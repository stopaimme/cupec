==> flow/design.v <==
`timescale 1ns / 1ps
module count(
    input reset,
    input clk,
    input power,
    output reg [6:0] ss
    );
    reg [42:0]mc;
    always@(posedge clk or posedge reset)
    begin
    if(reset)begin mc<=0;ss<=0;end
    else if(mc<1000000 && power==1)begin mc<=mc+1;end
    else if(mc==1000000 && ss==39 && power==1)begin mc<=0;ss<=0;end
    else if(mc==1000000 && ss<39 && power==1)begin mc<=0;ss<=ss+1;end
    end
endmodule
# Step by step through the tools: count
# Tool output for the design above, in the order of the flow.
# Lines are those of the file above, counted from 1.
# Operators: Yosys type, input widths -> output width; for muxes data width and select width s.
# Library cell names are shortened.
# A cell with -- has no value.
# inputs
design,count
clock_port,clk
lib,sky130hd
lib_corner,tt_025C_1v80

# Word level
# Counts by Yosys on the flattened word-level netlist (proc, flatten, opt, wreduce; memories kept). Register bits leave out memories and registers merged into their read ports (data or address). Print and check cells are left out. Cells with the same type and inputs are merged into one.
# bits
register_bits,50
in_bits,3
wordCells,22
# classes
n_addsub,2
n_cmp,2
equal,2
mux,5
bitwise,1
n_reduce_logical,8
# ops
op,n
$mux 43,3
$add 43x1->43 const B,1
$lt 43x20->1 const B,1
$eq 43x20->1 const B,1
$mux 7,2
$add 7x1->7 const B,1
$lt 7x6->1 const B,1
$eq 7x6->1 const B,1
$logic_and 1x1->1,5
$reduce_bool 3->1,1
$reduce_and 2->1,1
$reduce_bool 2->1,1
$not 1->1,1

# Logic depth
# Yosys ltp: most cells in a row. Word level: on the elaborated netlist, between registers, memories and ports. Mapped: between sequential cells and ports; inverters and the memories' decode and read muxes count.
# logic_depth
ltp_word,6
abc_area,0
mapped_depth,9
depth_no_buf,8

# After synthesis
# Yosys stat after the flow's synthesis: flattened, memories mapped to cells. It holds for the ABC_AREA given above (unset counts as 0); a run with the other value may have another netlist.
# The area totals of this step are shown rounded.
# synth_totals
cell_count,206
synth_area_um2,2260
sequential_area_um2,1250
flip_flops,50
buf_cells,27
# types
type,n,area_total_um2
dfrtp_1,50,1251.2
nand3_1,20,100.096
xnor2_1,11,96.342
clkbuf_1,25,93.84
nor4_4,3,63.811
nand2_1,16,60.058
xor2_1,6,52.55
ha_1,3,37.536
nand4_1,6,37.536
nor2_1,10,37.536
nor4_2,3,37.536
and3_1,5,31.28
a21oi_1,6,30.029
nor3_2,3,30.029
nor3_1,5,25.024
nand4_4,1,21.27
o21ai_0,4,20.019
and2b_2,2,17.517
# Not listed: further types 22, cells in them 27.

# Timing after synthesis
# Path of least setup slack by OpenSTA after synthesis, without wires, with an ideal clock, recovery checks aside; 20% of the period is set as input and as output delay. Where synthesis merged equal registers, the netlist keeps one of their names.
# synth_timing
path_kind,register to register
from,register mc[0]
to,register mc[6]
clock_period_ns,2.01
setup_ns,0.142
launch_ns,0.000
arrival_time_ns,1.723
required_time_ns,1.868
path_slack_ns,0.145
path_delay_ns,1.865
stages,10
period_less_setup_slack_ns,1.865
# "path_delay_ns" is the arrival time less input delay plus setup time.
# "stages": output pins that drive a net of the path, with the launching flip-flop's if there is one; two outputs of one cell count as two.
# "period_less_setup_slack_ns" = period - worst setup slack (recovery checks aside). The figure is calculated, with input and output delays left at 20% of the set period.
# Between the ends stands the longest chain of elaborated cells between them, by number of cells; it is not shown to be the way that was timed. Of several equally long chains one is given.
# A line is the first line of the expression or statement that the cell stems from. Yosys adds cells for indexed reads and writes and turns some case tables into memories.
# A register here has more assigning lines than the two given.
# synth_between
path_cell_list,dfrtp_1 -> inv_1 -> ha_1 -> and2b_2 -> nand4_1 -> nor4_4 -> nand2_2 -> buf_6 -> o211ai_1 -> o31ai_1
elab_chain_len,6
# synth_rtl
item,line_no,rtl
start: declaration,8,reg [42:0]mc;
start: assignment,11,if(reset)begin mc<=0;ss<=0;end
start: assignment,12,else if(mc<1000000 && power==1)begin mc<=mc+1;end
$eq 43x20->1,14,else if(mc==1000000 && ss<39 && power==1)begin mc<=0;ss<=ss+1;end
$logic_and 1x1->1 (2 in a row),14,
$mux 43,14,
$mux 43,13,else if(mc==1000000 && ss==39 && power==1)begin mc<=0;ss<=0;end
$mux 43,12,
end: assignment,11,
end: assignment,12,
end: declaration,8,

# Worst path after layout
# From the final timing report of run A: the path of least setup slack in the routed layout; clock arrival at registers is part of the times.
# layout_timing
path_kind,register to register
from,register mc[37]
to,register mc[6]
clock_period_ns,1.32
setup_ns,0.11
launch_ns,0.31
arrival_time_ns,2.17
required_time_ns,1.51
path_slack_ns,-0.65
stages,9
# Between the ends stands the longest chain of elaborated cells between them, by number of cells; it is not shown to be the way that was timed. Of several equally long chains one is given.
# A register here has more assigning lines than the two given.
# layout_between
path_cell_list,dfrtp_1 -> nor4_4 -> nand4_2 -> buf_6 -> nor4_4 -> nand2_2 -> buf_6 -> o211ai_1 -> o31ai_1
elab_chain_len,6
# layout_rtl
item,line_no,rtl
start: declaration,8,reg [42:0]mc;
start: assignment,11,if(reset)begin mc<=0;ss<=0;end
start: assignment,12,else if(mc<1000000 && power==1)begin mc<=mc+1;end
$eq 43x20->1,14,else if(mc==1000000 && ss<39 && power==1)begin mc<=0;ss<=ss+1;end
$logic_and 1x1->1 (2 in a row),14,
$mux 43,14,
$mux 43,13,else if(mc==1000000 && ss==39 && power==1)begin mc<=0;ss<=0;end
$mux 43,12,
end: assignment,11,
end: assignment,12,
end: declaration,8,

Lab notebook: count

2 stored runs of count in the flow (synthesis by Yosys, layout by OpenROAD, sky130hd cells), in arbitrary order. Constraints: input delay and output delay 20% of the set period each, output load 0.01 pF.
"period_less_ws_ns" means the clock period less the worst setup slack. The figure is calculated, with input and output delays left at 20% of the set period.
By "worst_path_allowed_less_slack_ns" is meant the share of the clock period that the worst setup path is allowed (20% is reserved at inputs, 20% at outputs), minus its slack. Clock arrival times at its registers enter into it.
"power_total_mw" is the tool's figure for a default switching activity; nothing was simulated.
Measured values are rounded.

Run A, flow files:
==> flow/run.sh <==
#!/bin/bash
# the make line also repeats the synthesis and layout settings of config.mk as NAME=value (left out here)
make -C /OpenROAD-flow-scripts/flow DESIGN_CONFIG=/design/flow/config.mk WORK_HOME=/design/flow/orfs CLKGATE_MAP_FILE= finish
==> flow/config.mk <==
export PLATFORM = sky130hd
export DESIGN_NAME = count
export DESIGN_NICKNAME = count
export VERILOG_FILES = /design/flow/design.v
export SDC_FILE = /design/flow/constraint.sdc
export NUM_CORES = 4
export LEC_CHECK = 0
export ABC_AREA = 0
export CAP_MARGIN = 20
export CORE_MARGIN = 9
export CORE_UTILIZATION = 28
export CTS_CLUSTER_SIZE = 87
export GPL_ROUTABILITY_DRIVEN = 0
export GPL_TIMING_DRIVEN = 0
export MIN_ROUTING_LAYER = met2
export PLACE_DENSITY = 0.58
export SETUP_SLACK_MARGIN = -0.11
export SLEW_MARGIN = 20
==> flow/constraint.sdc <==
create_clock -name core_clock -period 1.32 [get_ports {clk}]
set_input_delay 0.2640 -clock core_clock [delete_from_list [all_inputs] [get_ports {clk}]]
set_output_delay 0.2640 -clock core_clock [all_outputs]
set_load 0.01 [all_outputs]

==> results of run A, as CSV <==
result,value
power_total_mw,3.02
post_route_stdcell_area_um2,2990
post_route_util_pct,38.3
die_area_um2,11600
worst_path_allowed_less_slack_ns,1.97
timing.worst_path_kind,"register to register"
yosys_chip_area_um2,2260
setupTns_ns,-15.4
fin_ws_ns,-0.655
period_less_ws_ns,1.975

Run B, flow files:
==> flow/run.sh <==
#!/bin/bash
# the make line also repeats the synthesis and layout settings of config.mk as NAME=value (left out here)
make -C /OpenROAD-flow-scripts/flow DESIGN_CONFIG=/design/flow/config.mk WORK_HOME=/design/flow/orfs CLKGATE_MAP_FILE= finish
==> flow/config.mk <==
export PLATFORM = sky130hd
export DESIGN_NAME = count
export DESIGN_NICKNAME = count
export VERILOG_FILES = /design/flow/design.v
export SDC_FILE = /design/flow/constraint.sdc
export NUM_CORES = 4
export LEC_CHECK = 0
export ABC_AREA = 0
export CAP_MARGIN = 20
export CELL_PAD_IN_SITES_DETAIL_PLACEMENT = 2
export CELL_PAD_IN_SITES_GLOBAL_PLACEMENT = 2
export CORE_MARGIN = 2
export CORE_UTILIZATION = 62
export GPL_ROUTABILITY_DRIVEN = 0
export GPL_TIMING_DRIVEN = 1
export PLACE_DENSITY = 0.56
export SLEW_MARGIN = 35
==> flow/constraint.sdc <==
create_clock -name core_clock -period 1.09 [get_ports {clk}]
set_input_delay 0.2180 -clock core_clock [delete_from_list [all_inputs] [get_ports {clk}]]
set_output_delay 0.2180 -clock core_clock [all_outputs]
set_load 0.01 [all_outputs]

Run B: no final report: placement broke off with GPL-0301
